==> flow/design.v <==
module adder(  i_a, i_b,
                        o_sum, o_carry);
    parameter LEN = 4;
    input  logic signed [LEN-1:0] i_a, i_b;
    output logic signed [LEN-1:0] o_sum;
    output logic  [0:0] o_carry;
    always @(*)
    begin
        o_carry = '0;
        o_sum = i_a + i_b;
        if (i_a[LEN-1] == i_b[LEN-1]) begin
            if (o_sum[LEN-1] != i_a[LEN-1]) begin
                o_carry = '1;
            end
        end
    end
endmodule
module count_zeros (
    i_a,
    i_b,
    o_zeros,
	o_carry
);
parameter LEN = 4;
input logic signed [LEN-1:0] i_a, i_b;
output logic signed [LEN-1:0] o_zeros;
output logic [0:0] o_carry;
integer i;
logic signed [LEN-1:0]zeros;  
always @(*) begin
    zeros = '0;  
	o_carry = '0;
    for(i=0; i<LEN; i=i+1)begin  
		if(i_a[i]==0)begin
		zeros = zeros + 1'b1;
		end
		if(i_b[i]==0)begin
		zeros = zeros + 1'b1;
		end
	end
	{o_carry, o_zeros} = zeros;  
end
endmodule
module crc_eval(i_data, i_poly, i_crc, o_crc);
    parameter WCODE = 4;     
    parameter WPOLY = 4;
    input logic signed [WCODE-1:0]  i_data;
    input logic [WPOLY-1:0]  i_poly;
    input logic [WPOLY-2:0]  i_crc;
    output logic signed [WPOLY-1:0] o_crc;
    localparam LEN = WCODE+WPOLY-1;  
    integer i;
    logic [LEN-1:0] crc_tmp;   
    logic [LEN-1:0] poly_tmp;  
    always @(*)
    begin
        {o_crc, crc_tmp, poly_tmp}  = '0;
        crc_tmp     = {i_data, i_crc};
        poly_tmp    = {i_poly, {(WCODE-1){1'b0}}};
        for (i=WCODE-1; i >= 0; i--)
        begin : LOOP
            if (i_data[i] == 1'b1)
                    crc_tmp = crc_tmp ^ poly_tmp;
        poly_tmp = poly_tmp >> 1;
        end : LOOP
        o_crc = {1'b0, crc_tmp[WPOLY-2:0]};
    end
endmodule
module crc_coder(i_data, i_poly, i_crc, o_crc);
    parameter WCODE = 4;     
    parameter WPOLY = 5;
    input logic signed [WCODE-1:0]  i_data;
    input logic [WPOLY-1:0]  i_poly;
    input logic [WPOLY-2:0]  i_crc;
    output logic signed [WPOLY-2:0] o_crc;
    localparam LEN = WCODE+WPOLY-1;  
    integer i;
    logic [LEN-1:0] crc_tmp;   
    logic [LEN-1:0] poly_tmp;  
    always @(*)
    begin
        {o_crc, crc_tmp, poly_tmp}  = '0;
        crc_tmp     = {i_data, i_crc};
        poly_tmp    = {i_poly, {(WCODE-1){1'b0}}};
        for (i=WCODE-1; i >= 0; i--)
        begin : LOOP
            if (i_data[i] == 1'b1)
                    crc_tmp = crc_tmp ^ poly_tmp;
        poly_tmp = poly_tmp >> 1;
        end : LOOP
        o_crc = crc_tmp[WPOLY-2:0];
    end
endmodule
module exe_unit (
    i_oper,  
    i_argA,  
    i_argB,  
    o_result,  
    o_OF,  
    o_BF,  
    o_PF,  
	o_VF  
);
parameter N = 4;
parameter M = 4;  
localparam LEN = $clog2(M);
input logic [N-1:0] i_oper;
input logic [M-1:0] i_argA, i_argB;
output logic [M-1:0] o_result;
output logic [0:0] o_OF;
output logic [0:0] o_BF;
output logic [0:0] o_PF;
output logic [0:0] o_VF;
integer counter;
logic [M-1:0] nkb_code;  
logic [M-1:0] gray_code;  
logic [M-1:0] number_of_zeros;  
logic [M-1:0] crc_code;  
logic [M-1:0] crc_3;  
logic [M-1:0] u2_code;  
logic [M-1:0] sum;  
logic [0:0] overflow;  
logic [0:0] overflow_2;
integer i;
onehot2nkb_encoder #(.LEN(M))
					onehot
						(.i_onehot(i_argA), .o_nkb(nkb_code));
gray_koder2 #(.LEN(M))
					gray
						(.i_data(i_argA), .o_gray(gray_code));
count_zeros #(.LEN(M))
					zeros
						(.i_a(i_argA), .i_b(i_argB), .o_zeros(number_of_zeros), .o_carry(overflow_2));
crc_coder #(.WCODE(M), .WPOLY(M+1))
					crc4
						(.i_data(i_argA), .i_poly({1, i_argB[3], i_argB[2], i_argB[1], i_argB[0]}), .i_crc(4'b0000), .o_crc(crc_code));
crc_eval #(.WCODE(M), .WPOLY(M))
					crc3
						(.i_data(i_argA), .i_crc(3'b111), .i_poly({i_argB[3], i_argB[2], i_argB[1], i_argB[0]}), .o_crc(crc_3));
sm_to_u2 #(.LEN(M))
					u2sm
						(.i_a(i_argA), .o_u2code(u2_code));
adder #(.LEN(M))
					add
						(.i_a(i_argA), .i_b(i_argB), .o_sum(sum), .o_carry(overflow));
always @(*) begin : main  
	{o_OF, o_BF, o_PF, o_VF} = '0;
	counter = 0;
    case (i_oper)
        4'b0000: begin
					o_result = sum;
					o_VF = overflow;
				 end
        4'b0001: o_result = i_argA ~| i_argB;
        4'b0010: o_result = ~(i_argA & i_argB);
        4'b0011: o_result = i_argA << i_argB;
        4'b0100: o_result = i_argA >>> i_argB;
        4'b0101: o_result = gray_code;
        4'b0110: begin
					o_result = number_of_zeros;
					o_VF = overflow_2;
				 end	
        4'b0111: o_result = nkb_code;
		4'b1000: o_result = crc_code;
		4'b1001: o_result = crc_3;
	   	4'b1011: o_result = u2_code;
        default: o_result = '1;
    endcase
	if(o_result == '1) begin  
		o_OF = 1'b1;
	end
	for(i=0; i<M; i=i+1)begin  
		if(o_result[i] == 1)begin
			counter = counter + 1;
		end
	end
	if(counter == 1)begin
		o_BF = 1'b1;
	end
	counter = 0;
	for(i=0; i<M; i=i+1)begin
		if(o_result[i] == 1)begin
			counter = counter + 1;
		end
	end
	if(counter % 2 == 1)begin
		o_PF = 1'b1;
	end
end
endmodule
module gray_koder2 (i_data, o_gray);
    parameter LEN = 4;
    input  logic signed [LEN-1:0] i_data;
    output logic signed [LEN-1:0] o_gray;
    always @(*)
    begin
        if (i_data[LEN-1] == 1) begin  
            o_gray = '1;
        end else
        begin
            o_gray  = i_data ^ (i_data >> 1);
        end
    end
endmodule
module onehot2nkb_encoder(i_onehot, o_nkb);
    parameter LEN = 4;
    localparam BITS = $clog2(LEN);
    input logic signed [LEN-1:0] i_onehot;
    output logic signed [BITS-1:0] o_nkb;
    logic s_was1;
    integer i;
    always @(*)
    begin
        {o_nkb, s_was1}  = '0;
        for (i=0; i < LEN; i++)
        begin : LOOP
            if (i_onehot[i] == 1'b1)
                if (s_was1) o_nkb  = '1;
                else
                begin
                    s_was1 = '1;
                    o_nkb  = i;
                end
        end : LOOP
        if (!s_was1) o_nkb = '1;        
    end
endmodule
module sm_to_u2 (
    i_a,
    o_u2code
);
parameter LEN = 4;
input logic signed [LEN-1:0] i_a;
output logic signed [LEN-1:0] o_u2code;
logic signed [LEN-1:0] tmp;
always @(*) begin : main
    tmp = '0;
    if (i_a[LEN-1] == 0) begin
        o_u2code = i_a;
    end
    else begin
    tmp = ~(i_a);
    tmp = tmp + 1'b1;
    tmp[LEN-1] = 1;
    o_u2code = tmp;
    end
end
endmodule
module spi_exe_unit_1 (i_rst, i_sclk, i_mosi, o_miso, i_cs);
parameter BITS = 20;
input logic i_rst, i_sclk, i_mosi;
output logic o_miso;
input logic [2:0] i_cs;
localparam NUM = 12;  
localparam N = 4;
logic s_transfer;   
logic s_bit, s_bit_next;  
logic [N-1:0] reg_argA, reg_argB, reg_oper, reg_results,reg_flags;  
logic [N-1:0] s_argA_next,s_argB_next,s_oper_next,s_results_next,s_flags_next;
logic [N-1:0] s_results,s_flags;  
logic [BITS-1:0] s_wyniki;  
logic s_inter,  s_watchdog_we;  
logic s_wrt;
logic [BITS-1:0] s_data;
logic [N-1:0] s_state, s_state_next;  
localparam STATES_NUM = 4;
localparam  [$clog2(STATES_NUM)-1:0] 
                    STATE_READY     = 1, 
                    STATE_LOAD      = 2,
                    STATE_FLAGS      = 3,
                    STATE_SEND     = 4;
shifter #(.N(BITS))
    shift_out (
        .i_clk_p(i_sclk), 
        .i_rst_n(i_rst), 
        .i_bit(i_mosi),      
        .i_data(s_data),     
        .i_en(s_transfer),       
        .i_wrt(s_wrt),          
        .o_bit(s_bit_next),
        .o_data(s_wyniki)
    );
watchdog #(.N($clog2(NUM)+1))
    watchdog (
        .i_clk_p(i_sclk),
        .i_rst_n(i_rst),
        .i_cycles(BITS-1),
        .i_we(s_watchdog_we),
        .o_inter(s_inter)
    );
exe_unit #(.N(4),.M(4))
    exe_unit1 (
        .i_argA(reg_argA),
        .i_argB(reg_argB),
        .i_oper(reg_oper),
        .o_result(s_results),
        .o_OF(s_flags[0]),
        .o_BF(s_flags[1]),
        .o_PF(s_flags[2]),
        .o_VF(s_flags[3])
              );
always @(*)
begin
    s_transfer  = '0;
    s_wrt='0;
    s_data='0;
    s_watchdog_we='0;
    s_argA_next = reg_argA;
    s_argB_next = reg_argB;
    s_oper_next = reg_oper;
    s_results_next = reg_results;
    s_flags_next = reg_flags;
    o_miso = '0;
    s_state_next=s_state;
    case (s_state)
        STATE_READY: 
            begin
                if (i_cs==1)
                begin
                s_state_next = STATE_LOAD;
                s_watchdog_we = '1;
                s_transfer = '1;
                o_miso = s_bit;
                end
            end
        STATE_LOAD:
            begin
                o_miso = s_bit;
                s_watchdog_we = '0;
                s_argA_next = s_wyniki[19:16];
                s_argB_next = s_wyniki[15:12];
                s_oper_next = s_wyniki[11:8];
                s_results_next = s_wyniki[7:4];
                s_flags_next = s_wyniki[3:0];
                s_transfer = '1;
                if (s_inter)
                    s_state_next = STATE_FLAGS;
            end
        STATE_FLAGS:
            begin
                s_flags_next=s_flags;
                s_results_next=s_results;
                s_state_next=STATE_SEND;
            end
        STATE_SEND:
            begin
                s_wrt='1;
                s_transfer = '1;
                s_data ={reg_argA,reg_argB,reg_oper,reg_results,reg_flags};
                s_state_next=STATE_READY;
            end
            default:
            begin
                s_state_next=STATE_READY;
            end 
    endcase
end
always @(negedge i_sclk, negedge i_rst)  
begin
    if (!i_rst)
    begin
        s_state <= '1;
    end
    else
    begin
        s_state <= s_state_next;
    end
end
always @(negedge i_sclk, negedge i_rst)
begin
 if (!i_rst)
     s_bit <= 0;
 else
     s_bit <= s_bit_next;
end
always @(negedge i_sclk, negedge i_rst)
begin
    if(!i_rst)
        reg_argA <=0;
    else
        reg_argA <= s_argA_next;
end
always @(negedge i_sclk, negedge i_rst)
begin
 if (!i_rst)
     reg_argB <= 0;
 else
     reg_argB <= s_argB_next;
end
always @(negedge i_sclk, negedge i_rst)
begin
 if (!i_rst)
     reg_oper <= 0;
 else
     reg_oper <= s_oper_next;
end
always @(negedge i_sclk, negedge i_rst)
begin
 if (!i_rst)
     reg_results <= 0;
 else
     reg_results <= s_results_next;
end
always @(negedge i_sclk, negedge i_rst)
begin
 if (!i_rst)
     reg_flags <= 0;
 else
     reg_flags <= s_flags_next;
end
endmodule
 module shifter (i_clk_p, i_rst_n, 
                i_bit,       
                i_data,      
                i_en,        
                i_wrt,       
                o_data,      
                o_bit);      
parameter N = 20;
input logic [N-1:0] i_data;
input logic         i_clk_p, i_rst_n;
input logic         i_bit, i_en, i_wrt;
output logic        o_bit;
output logic [N-1:0] o_data;
logic [N-1:0] s_shifter, s_shifter_next;
always @(*)
begin
    o_data  = s_shifter;
    s_shifter_next  = s_shifter;
    o_bit = s_shifter[0];
    s_bit_next      = s_bit;
    if (i_en)
    begin
        if (i_wrt)
            s_shifter_next = i_data;
        else
        begin
           {s_shifter_next, s_bit_next} = {i_bit, s_shifter};
        end
    end
end
always @(posedge i_clk_p, negedge i_rst_n)
begin
    if (!i_rst_n)
      {s_shifter, s_bit}   <= '0;
    else
    begin
        s_shifter   <= s_shifter_next;
        s_bit       <= s_bit_next;
    end
end 
endmodule
module watchdog(i_clk_p, i_rst_n, 
                i_cycles, i_we, o_inter);
parameter N = 20;
input logic [N-1:0] i_cycles;            
input logic         i_clk_p, i_rst_n;
input logic         i_we;                
output logic        o_inter;
logic [N-1:0] s_count;       
logic [N-1:0] s_count_next;
logic [N-1:0] s_cycles;      
logic [N-1:0] s_cycles_next;
always_ff @(posedge i_clk_p, negedge i_rst_n)
begin
    if (!i_rst_n)
    begin
        s_count  <= '0;
        s_cycles <= '0;
    end
    else
    begin
        s_count  <= s_count_next;
        s_cycles <= s_cycles_next;
    end
end 
always @(*)
begin
    o_inter       = '0;
    s_cycles_next = s_cycles;
    s_count_next  = s_count;
    if (i_we)
    begin
        s_cycles_next = i_cycles;
        s_count_next  = i_cycles;
    end
    else
    begin
        if (s_count > 0)
            s_count_next = s_count - 1;
        else
        begin
            o_inter = 1'b1;
            s_count_next = s_cycles;
        end
    end
    if (s_cycles == '0)
        o_inter = 1'b0;
end
endmodule
# == Tool chain data of spi_exe_unit_1 ==
# The steps from the RTL of spi_exe_unit_1 to its reports follow in flow order.
# Lines are those of the file above, counted from 1.
# Operators: Yosys type, input widths -> output width; for muxes data width and select width s.
# Library cell names are shortened.
# Not given: n/a
# design
top_module,spi_exe_unit_1
clock_port,i_sclk
cell_library,sky130hd
lib_corner,tt_025C_1v80

# == Word-level counts ==
# Yosys after proc, flatten, opt, wreduce and memory -nomap, before mapping. Memory bits, and registers merged into a memory's read port (data or address), are not among the register bits. Print and check cells are not counted. Equal cells are merged and count once.
# bits
register_bits,51
output_inout_bits,1
# classes
add_sub_neg,13
compare,1
equal,21
n_shift,2
mux,57
n_logic,15
n_reduce_logical,6
# ops
op,count
$mux 32,3
$add 32x2->32 const B,2
$mux 4,14
$pmux 4 s11,1
$mux 20,2
$eq 32x2->1 const B,1
$add 4x1->4 const B,6
$mux 1,19
$eq 4x2->1 const B,4
$eq 4x3->1 const B,4
$eq 4x4->1 const B,4
$xor 4x4->4,4
$pmux 4 s2,2
$pmux 4 s3,1
$mux 3,4
$mux 2,6
$mux 5,2
$xor 3x3->3,3
$eq 4x1->1 const B,2
$not 4->4,2
$logic_not 4->1,2
$pmux 1 s2,3
$sub 5x1->5 const B,1
$gt 5x1->1 const B,1
$logic_not 5->1,1
$add 1x1->2 const B,2
$xor 1x4->4 const A,1
$add 4x4->4,1
# Other operator kinds: 17; their cells: 17.

# == Depth ==
# Depth = most cells in a row (Yosys ltp): at word level without a register or memory, in the mapped netlist without a sequential cell, where the memories' decode and read muxes count.
# logic_depth
ltp_word,27
abc_area,0
ltp_mapped,30
mapped_depth_nobuf,28

# == Synthesis result ==
# The flow's flattened synthesis, as Yosys stat reports it; memories are mapped. The netlist is that of the ABC_AREA named above (0 if unset); the other value can give another one.
# synth_totals
cell_count,457
synth_area_mm2,0.0040201
ffs,52
buf_cells,28
# by_type
type,count,area_total_um2
dfrtp_1,26,650.624
dfrtn_1,25,625.6
mux2i_1,30,300.288
ha_1,23,287.776
o21ai_0,48,240.23
nand2_1,58,217.709
xnor2_1,15,131.376
nor2_1,32,120.115
nor2b_1,17,106.352
a21oi_1,16,80.077
xor2_1,9,78.826
clkbuf_1,18,67.565
a211oi_1,8,60.058
a31oi_1,9,56.304
inv_1,15,56.304
nand2b_1,9,56.304
xnor2_4,2,55.053
mux2_2,4,45.043
# Other cell types: 53; their cells: 93.
# By module: a second synthesis without flattening, with its own total; a netlist apart from the flattened one above.
# hier_totals
hier_cells,508
hier_area_mm2,0.0046294
# Rows give one instance, submodules left out.
# modules
module,n_inst,cells,area_mm2
spi_exe_unit_1,1,99,0.0011736
shifter #(N=20),1,87,0.0009234
exe_unit,1,119,0.0008683
count_zeros #(LEN=4),1,87,0.0006594
watchdog #(N=5),1,48,0.0005205
adder #(LEN=4),1,16,0.0001351
crc_coder,1,19,0.0001301
(name not given),1,14,0.0000863
sm_to_u2 #(LEN=4),1,9,0.0000588
gray_koder2 #(LEN=4),1,6,0.0000438
onehot2nkb_encoder #(LEN=4),1,4,0.00003

# Measured results for spi_exe_unit_1: 2 stored runs of the Yosys and OpenROAD flow on sky130hd. The settings differ; the order carries no meaning. The constraints put input and output delay at 20% of the set period each and load the outputs with 0.01 pF.
# Settings: -- = not set for that run.
run name,period_ns,CORE_UTILIZATION,PLACE_DENSITY_LB_ADDON,CORE_ASPECT_RATIO,CELL_PAD_IN_SITES_GLOBAL_PLACEMENT,CELL_PAD_IN_SITES_DETAIL_PLACEMENT,TNS_END_PERCENT,CTS_CLUSTER_SIZE,CAP_MARGIN,SLEW_MARGIN,CORE_MARGIN,SETUP_SLACK_MARGIN,PLACE_DENSITY,ABC_AREA,GPL_ROUTABILITY_DRIVEN,synth_chip_area_mm2,dieArea_mm2,final_stdcell_area_mm2,finalUtil_frac,fin_ws_ps,setupTns_ps,ws_hold_ps
run A,11.7,33,0.19,1.02,0,1,65,73,0,10,2,--,--,--,--,0.0040201,0.013081,0.0043129,0.365,1620,0,459
run B,8.47,46,--,1.93,--,0,100,--,20,20,2,2.01,0.58,1,1,0.0039976,0.0094922,0.0042804,0.502,1407,0,455
